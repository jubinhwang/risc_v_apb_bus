==> flow/design.v <==
`timescale 1ns / 1ps
module APB_Manager (
    input  logic        PCLK,
    input  logic        PRESET,
    output logic [31:0] PADDR,
    output logic        PWRITE,
    output logic        PENABLE,
    output logic [31:0] PWDATA,
    output logic        PSEL0,
    output logic        PSEL1,
    output logic        PSEL2,
    output logic        PSEL3,
    input  logic [31:0] PRDATA0,
    input  logic [31:0] PRDATA1,
    input  logic [31:0] PRDATA2,
    input  logic [31:0] PRDATA3,
    input  logic        PREADY0,
    input  logic        PREADY1,
    input  logic        PREADY2,
    input  logic        PREADY3,
    input  logic        transfer,
    input  logic        write,
    input  logic [31:0] addr,
    input  logic [31:0] wdata,
    output logic [31:0] rdata,
    output logic        ready
);
    logic       decoder_en;
    logic [1:0] mux_sel;
    logic temp_write_reg, temp_write_next;
    logic [31:0] temp_addr_reg, temp_addr_next;
    logic [31:0] temp_wdata_reg, temp_wdata_next;
    logic [3:0] pselx;
    assign {PSEL3, PSEL2, PSEL1, PSEL0} = pselx;
    typedef enum {
        IDLE,
        SETUP,
        ACCESS
    } apb_state_e;
    apb_state_e state, next_state;
    always_ff @(posedge PCLK, posedge PRESET) begin
        if (PRESET) begin
            state <= IDLE;
            temp_write_reg <= 0;
            temp_addr_reg <= 0;
            temp_wdata_reg <= 0;
        end else begin
            state <= next_state;
            temp_write_reg <= temp_write_next;
            temp_addr_reg <= temp_addr_next;
            temp_wdata_reg <= temp_wdata_next;
        end
    end
    always_comb begin
        next_state      = state;
        temp_write_next = temp_write_reg;
        temp_addr_next  = temp_addr_reg;
        temp_wdata_next = temp_wdata_reg;
        decoder_en      = 1'b0;
        PADDR           = temp_addr_reg;
        PWRITE          = temp_write_reg;
        PWDATA          = temp_wdata_reg;
        PENABLE         = 1'b0;
        case (state)
            IDLE: begin
                decoder_en = 1'b0;
                if (transfer) begin
                    next_state      = SETUP;
                    temp_write_next = write;
                    temp_addr_next  = addr;
                    temp_wdata_next = wdata;
                end
            end
            SETUP: begin
                decoder_en = 1'b1;
                PENABLE    = 1'b0;
                PADDR      = temp_addr_reg;
                PWRITE     = temp_write_reg;
                next_state = ACCESS;
                if (temp_write_reg) begin
                    PWDATA = temp_wdata_reg;
                end
            end
            ACCESS: begin
                decoder_en = 1'b1;
                PENABLE    = 1'b1;
                if (ready & !transfer) begin
                    next_state = IDLE;
                end else if (ready & transfer) begin
                    next_state = SETUP;
                end else begin
                    next_state = ACCESS;
                end
            end
        endcase
    end
    APB_Decoder U_APB_DECODER (
        .en     (decoder_en),
        .sel    (temp_addr_reg),
        .y      (pselx),
        .mux_sel(mux_sel)
    );
    APB_Mux U_APB_MUX (
        .sel   (mux_sel),
        .rdata0(PRDATA0),
        .rdata1(PRDATA1),
        .rdata2(PRDATA2),
        .rdata3(PRDATA3),
        .ready0(PREADY0),
        .ready1(PREADY1),
        .ready2(PREADY2),
        .ready3(PREADY3),
        .rdata (rdata),
        .ready (ready)
    );
endmodule
module APB_Decoder (
    input  logic        en,
    input  logic [31:0] sel,
    output logic [ 3:0] y,
    output logic [ 1:0] mux_sel
);
    always_comb begin
        y = 4'b0000;
        if (en) begin
            casex (sel)
                32'h1000_0xxx: y = 4'b0001;   
                32'h1000_1xxx: y = 4'b0010;   
                32'h1000_2xxx: y = 4'b0100;   
                32'h1000_3xxx: y = 4'b1000;   
            endcase
        end
    end
    always_comb begin
        mux_sel = 2'dx;
        if (en) begin
            casex (sel)
                32'h1000_0xxx: mux_sel = 2'd0;   
                32'h1000_1xxx: mux_sel = 2'd1;   
                32'h1000_2xxx: mux_sel = 2'd2;   
                32'h1000_3xxx: mux_sel = 2'd3;   
            endcase
        end
    end
endmodule
module APB_Mux (
    input  logic [ 1:0] sel,
    input  logic [31:0] rdata0,
    input  logic [31:0] rdata1,
    input  logic [31:0] rdata2,
    input  logic [31:0] rdata3,
    input  logic        ready0,
    input  logic        ready1,
    input  logic        ready2,
    input  logic        ready3,
    output logic [31:0] rdata,
    output logic        ready
);
    always_comb begin
        rdata = 32'b0;
        case (sel)
            2'b00: rdata = rdata0;
            2'b01: rdata = rdata1;
            2'b10: rdata = rdata2;
            2'b11: rdata = rdata3;
        endcase
    end
    always_comb begin
        ready = 1'b0;
        case (sel)
            2'b00: ready = ready0;
            2'b01: ready = ready1;
            2'b10: ready = ready2;
            2'b11: ready = ready3;
        endcase
    end
endmodule
From RTL to reports: APB_Manager
Tool output for the design above, in the order of the flow. Line numbers count from 1 in the design file above. The mark -- stands for no value.

Top: APB_Manager. Clock: PCLK. Library: sky130hd. Library corner: tt_025C_1v80.

Word-level counts
Counts by Yosys on the flattened word-level netlist (proc, flatten, opt, wreduce; memories kept). Register bits leave out memories and registers merged into their read ports (data or address). Print and check cells are left out. Cells with the same type and inputs are merged into one.

The entry for register bits after elaboration reads 97. The figure for output and inout port bits is 103.

Equal/unequal tests: 10. The entry for multiplexer cells reads 12. Under bitwise gates (word level) stands 2. The figure for reductions and logical operators is 7.

Operators with widths (count): 32-bit case mux with 4-bit select (1); 32-bit case mux with 3-bit select (1); 20-bit by 17-bit equality test with 1-bit output (second input constant) (4); 32-bit by 1-bit equality test with 1-bit output (second input constant) (1); 32-bit by 2-bit equality test with 1-bit output (second input constant) (1); 32-bit zero test (1); 32-bit two-way mux (1); 4-bit case mux with 4-bit select (1); 2-bit case mux with 4-bit select (1); 2-bit two-way mux (3); 2-bit equality test (second input constant) (2); 2-bit AND reduction (2); 1-bit case mux with 4-bit select (1); 4-bit two-way mux (1); 3-bit nonzero test (1); 1-bit bitwise AND (2); 2-bit by 1-bit equality test with 1-bit output (second input constant) (1); 2-bit != test (second input constant) (1); 2-bit zero test (1); 2-bit OR reduction (1); 1-bit two-way mux (2); 1-bit zero test (1).

Logic depth
Longest topological path by Yosys (ltp), each cell counted once; first at word level (registers and memories cut), then after technology mapping (sequential cells cut; the memories' decode and read muxes count).

For word-level depth the number is 10. The entry for ABC_AREA reads 0. Gate-level depth with buffers: 7. Gate-level depth less buffers: 5.

Netlist
Yosys stat after the flow's synthesis: flattened, memories mapped to cells. It holds for the ABC_AREA given above (unset counts as 0); a run with the other value may have another netlist.

The entry for standard cells after synthesis reads 253. The entry for cell area after synthesis reads 0.003372 mm^2. Under flip-flops stands 68. Under buffers stands 22.

Cell types: sky130_fd_sc_hd__dfrtp_1 (count 67, area in all 1.68E+03 um^2); sky130_fd_sc_hd__mux2_2 (count 65, area in all 731.952 um^2); sky130_fd_sc_hd__o221a_2 (count 32, area in all 360.346 um^2); sky130_fd_sc_hd__o22a_1 (count 32, area in all 280.269 um^2); sky130_fd_sc_hd__clkbuf_1 (count 15, area in all 56.304 um^2); sky130_fd_sc_hd__buf_6 (count 3, area in all 33.782 um^2); sky130_fd_sc_hd__dfstp_2 (count 1, area in all 26.275 um^2); sky130_fd_sc_hd__nor2_1 (count 7, area in all 26.275 um^2); sky130_fd_sc_hd__buf_2 (count 4, area in all 20.019 um^2); sky130_fd_sc_hd__nand2_1 (count 5, area in all 18.768 um^2); sky130_fd_sc_hd__nor4_1 (count 3, area in all 18.768 um^2); sky130_fd_sc_hd__nor4b_2 (count 1, area in all 15.014 um^2); sky130_fd_sc_hd__o21ai_0 (count 3, area in all 15.014 um^2); sky130_fd_sc_hd__nand2b_1 (count 2, area in all 12.512 um^2); sky130_fd_sc_hd__inv_1 (count 3, area in all 11.261 um^2); sky130_fd_sc_hd__mux2i_1 (count 1, area in all 10.01 um^2); sky130_fd_sc_hd__nand3_1 (count 2, area in all 10.01 um^2); sky130_fd_sc_hd__nor3_1 (count 2, area in all 10.01 um^2).

Other cell types: 5; their cells: 5. By module: a second synthesis without flattening, with its own total; a netlist apart from the flattened one above.

The entry for cells (unflattened synthesis) reads 206. The figure for area total of the unflattened synthesis is 0.0037023 mm^2.

Rows give one instance, submodules left out.

Modules: APB_Manager (instances 1, cells 148, area 0.0027351 mm^2, seq. area 0.0017029 mm^2); APB_Mux (instances 1, cells 41, area 0.0008446 mm^2, seq. area 0 mm^2); APB_Decoder (instances 1, cells 17, area 0.0001226 mm^2, seq. area 0 mm^2).

Timing after synthesis
OpenSTA on the mapped netlist: ideal clock, no wires. The path of least setup slack (recovery checks aside). Input and output delay are each 20% of the period. Register names are those of the netlist, which keeps one name where synthesis merged equal registers.

Path kind: reg2out. Start: register temp_addr_reg[18]. End: output rdata[0]. The entry for clock period reads 3330 ps. The figure for output delay is 666 ps. For time at the first pin the number is 0 ps. The entry for arrival reads 1904 ps. Data required time: 2664 ps. The entry for slack reads 760 ps. The figure for path delay is 1904 ps. Under stages stands 8. The figure for buffers on the path is 2. The figure for period reached after synthesis is 2570 ps.

"path delay" = arrival - input delay + setup time. At an output port there is no setup time. "stages": output pins that drive a net of the path, with the launching flip-flop's if there is one; two outputs of one cell count as two. "period reached after synthesis" = period - worst setup slack (recovery checks aside). The figure is calculated, with input and output delays left at 20% of the set period. The rows between start and end are the longest chain of elaborated cells between them; the timing report does not say that the signal goes this way. Where chains are equally long, one stands for them. A line is the first line of the expression or statement that the cell stems from. Yosys adds cells for indexed reads and writes and turns some case tables into memories.

Cells stage by stage: sky130_fd_sc_hd__dfrtp_1 -> sky130_fd_sc_hd__nor4b_2 -> sky130_fd_sc_hd__nand3_1 -> sky130_fd_sc_hd__or4b_1 -> sky130_fd_sc_hd__buf_2 -> sky130_fd_sc_hd__buf_6 -> sky130_fd_sc_hd__o22a_1 -> sky130_fd_sc_hd__o221a_2. Under cells in the longest elaborated chain stands 5. Elaborated cells between the ends (all ways): 11. Those cells by class: eq/ne: 7; mux: 3; reduce/logical: 1.

Ends and longest elaborated chain, post-synthesis: from (decl) (RTL line 31) `logic [31:0] temp_addr_reg, temp_addr_next;`; from (assign) (RTL line 45) `temp_addr_reg <= 0;`; from (assign) (RTL line 50) `temp_addr_reg <= temp_addr_next;`; 20-bit by 17-bit equality test with 1-bit output (RTL line 137) `casex (sel)`; 2-bit case mux with 4-bit select (RTL line 137); 2-bit two-way mux (RTL line 136) `if (en) begin`; 2-bit equality test (RTL line 161) `case (sel)`; 32-bit case mux with 4-bit select (RTL line 161); to (decl) (RTL line 25) `output logic [31:0] rdata,`.

Worst path after layout
Path of least setup slack in the final report of run A (OpenROAD, finished layout, wires in). Where an end is a register, its clock arrival counts in the times. The path's times are printed in steps of 10 ps; the period is the one set.

Path kind: reg2out. Start: register temp_addr_reg[14]. End: output rdata[7]. The entry for clock period reads 2030 ps. The figure for output delay is 410 ps. For time at the first pin the number is 330 ps. The entry for arrival reads 2510 ps. Data required time: 1620 ps. The entry for slack reads -880 ps. Under stages stands 9. The figure for buffers on the path is 3.

The rows between start and end are the longest chain of elaborated cells between them; the timing report does not say that the signal goes this way. Where chains are equally long, one stands for them.

Cells stage by stage: sky130_fd_sc_hd__dfrtp_1 -> sky130_fd_sc_hd__nor4_2 -> sky130_fd_sc_hd__nand3_1 -> sky130_fd_sc_hd__buf_6 -> sky130_fd_sc_hd__or4b_4 -> sky130_fd_sc_hd__buf_6 -> sky130_fd_sc_hd__o22a_1 -> sky130_fd_sc_hd__o221a_4 -> sky130_fd_sc_hd__buf_2. Under cells in the longest elaborated chain stands 5. Elaborated cells between the ends (all ways): 11. Those cells by class: eq/ne: 7; mux: 3; reduce/logical: 1.

Ends and longest elaborated chain, after layout: from (decl) (RTL line 31) `logic [31:0] temp_addr_reg, temp_addr_next;`; from (assign) (RTL line 45) `temp_addr_reg <= 0;`; from (assign) (RTL line 50) `temp_addr_reg <= temp_addr_next;`; 20-bit by 17-bit equality test with 1-bit output (RTL line 137) `casex (sel)`; 2-bit case mux with 4-bit select (RTL line 137); 2-bit two-way mux (RTL line 136) `if (en) begin`; 2-bit equality test (RTL line 161) `case (sel)`; 32-bit case mux with 4-bit select (RTL line 161); to (decl) (RTL line 25) `output logic [31:0] rdata,`.

Subject: APB_Manager on sky130hd, stored results

Hello all,

Stored flow runs of APB_Manager (2 of them; Yosys, OpenROAD, sky130hd). They differ in their settings and are not a sequence. Constraints: input delay and output delay 20% of the set period each, output load 0.01 pF. "reached clock period" means the clock period less the worst setup slack. The figure is calculated, with input and output delays left at 20% of the set period. "time of the worst setup path" is the time allowed to the run's worst setup path (the clock period less input and output delay, where it has them) less its slack. Clock arrival times count: a late capture clock shortens it, a late launch clock lengthens it. "overall power" is the tool's figure for a default switching activity; nothing was simulated. "time of the worst setup path" is given in steps of 10 ps.

Run A has these settings: period_ns 2.03; CORE_UTILIZATION 23; PLACE_DENSITY_LB_ADDON 0.28; CORE_MARGIN 7; CELL_PAD_IN_SITES_GLOBAL_PLACEMENT 2; GPL_TIMING_DRIVEN 0; GPL_ROUTABILITY_DRIVEN 0; CTS_CLUSTER_SIZE 85; CTS_CLUSTER_DIAMETER 48; MAX_ROUTING_LAYER met5; CAP_MARGIN 20; SLEW_MARGIN 20. The Yosys chip area after synthesis is 0.003372 mm^2. The die size reads 0.0182466 mm^2. For the standard-cell area of the final layout the run shows 0.0074534 mm^2. The final design utilization is 0.517. The lowest setup slack comes to -883 ps. The sum of negative setup slack reads -28847 ps. For the worst hold slack after layout the run shows 481 ps. The measured overall power is 7121 µW. The reached clock period stands at 2913 ps. For the time of the worst setup path the run shows 2510 ps. Kind of the worst setup path: reg2out.

Run B has these settings: period_ns 2.99; SETUP_SLACK_MARGIN 0.86; CAP_MARGIN 20; CORE_MARGIN 2; CORE_UTILIZATION 40; SLEW_MARGIN 20. The Yosys chip area after synthesis is 0.003372 mm^2. The die size reads 0.0091805 mm^2. For the standard-cell area of the final layout the run shows 0.0073696 mm^2. The final design utilization is 0.901. The lowest setup slack comes to -351 ps. The sum of negative setup slack reads -10377 ps. For the worst hold slack after layout the run shows 517 ps. The measured overall power is 5203 µW. The reached clock period stands at 3341 ps. For the time of the worst setup path the run shows 2740 ps. Kind of the worst setup path: reg2out.

Thanks
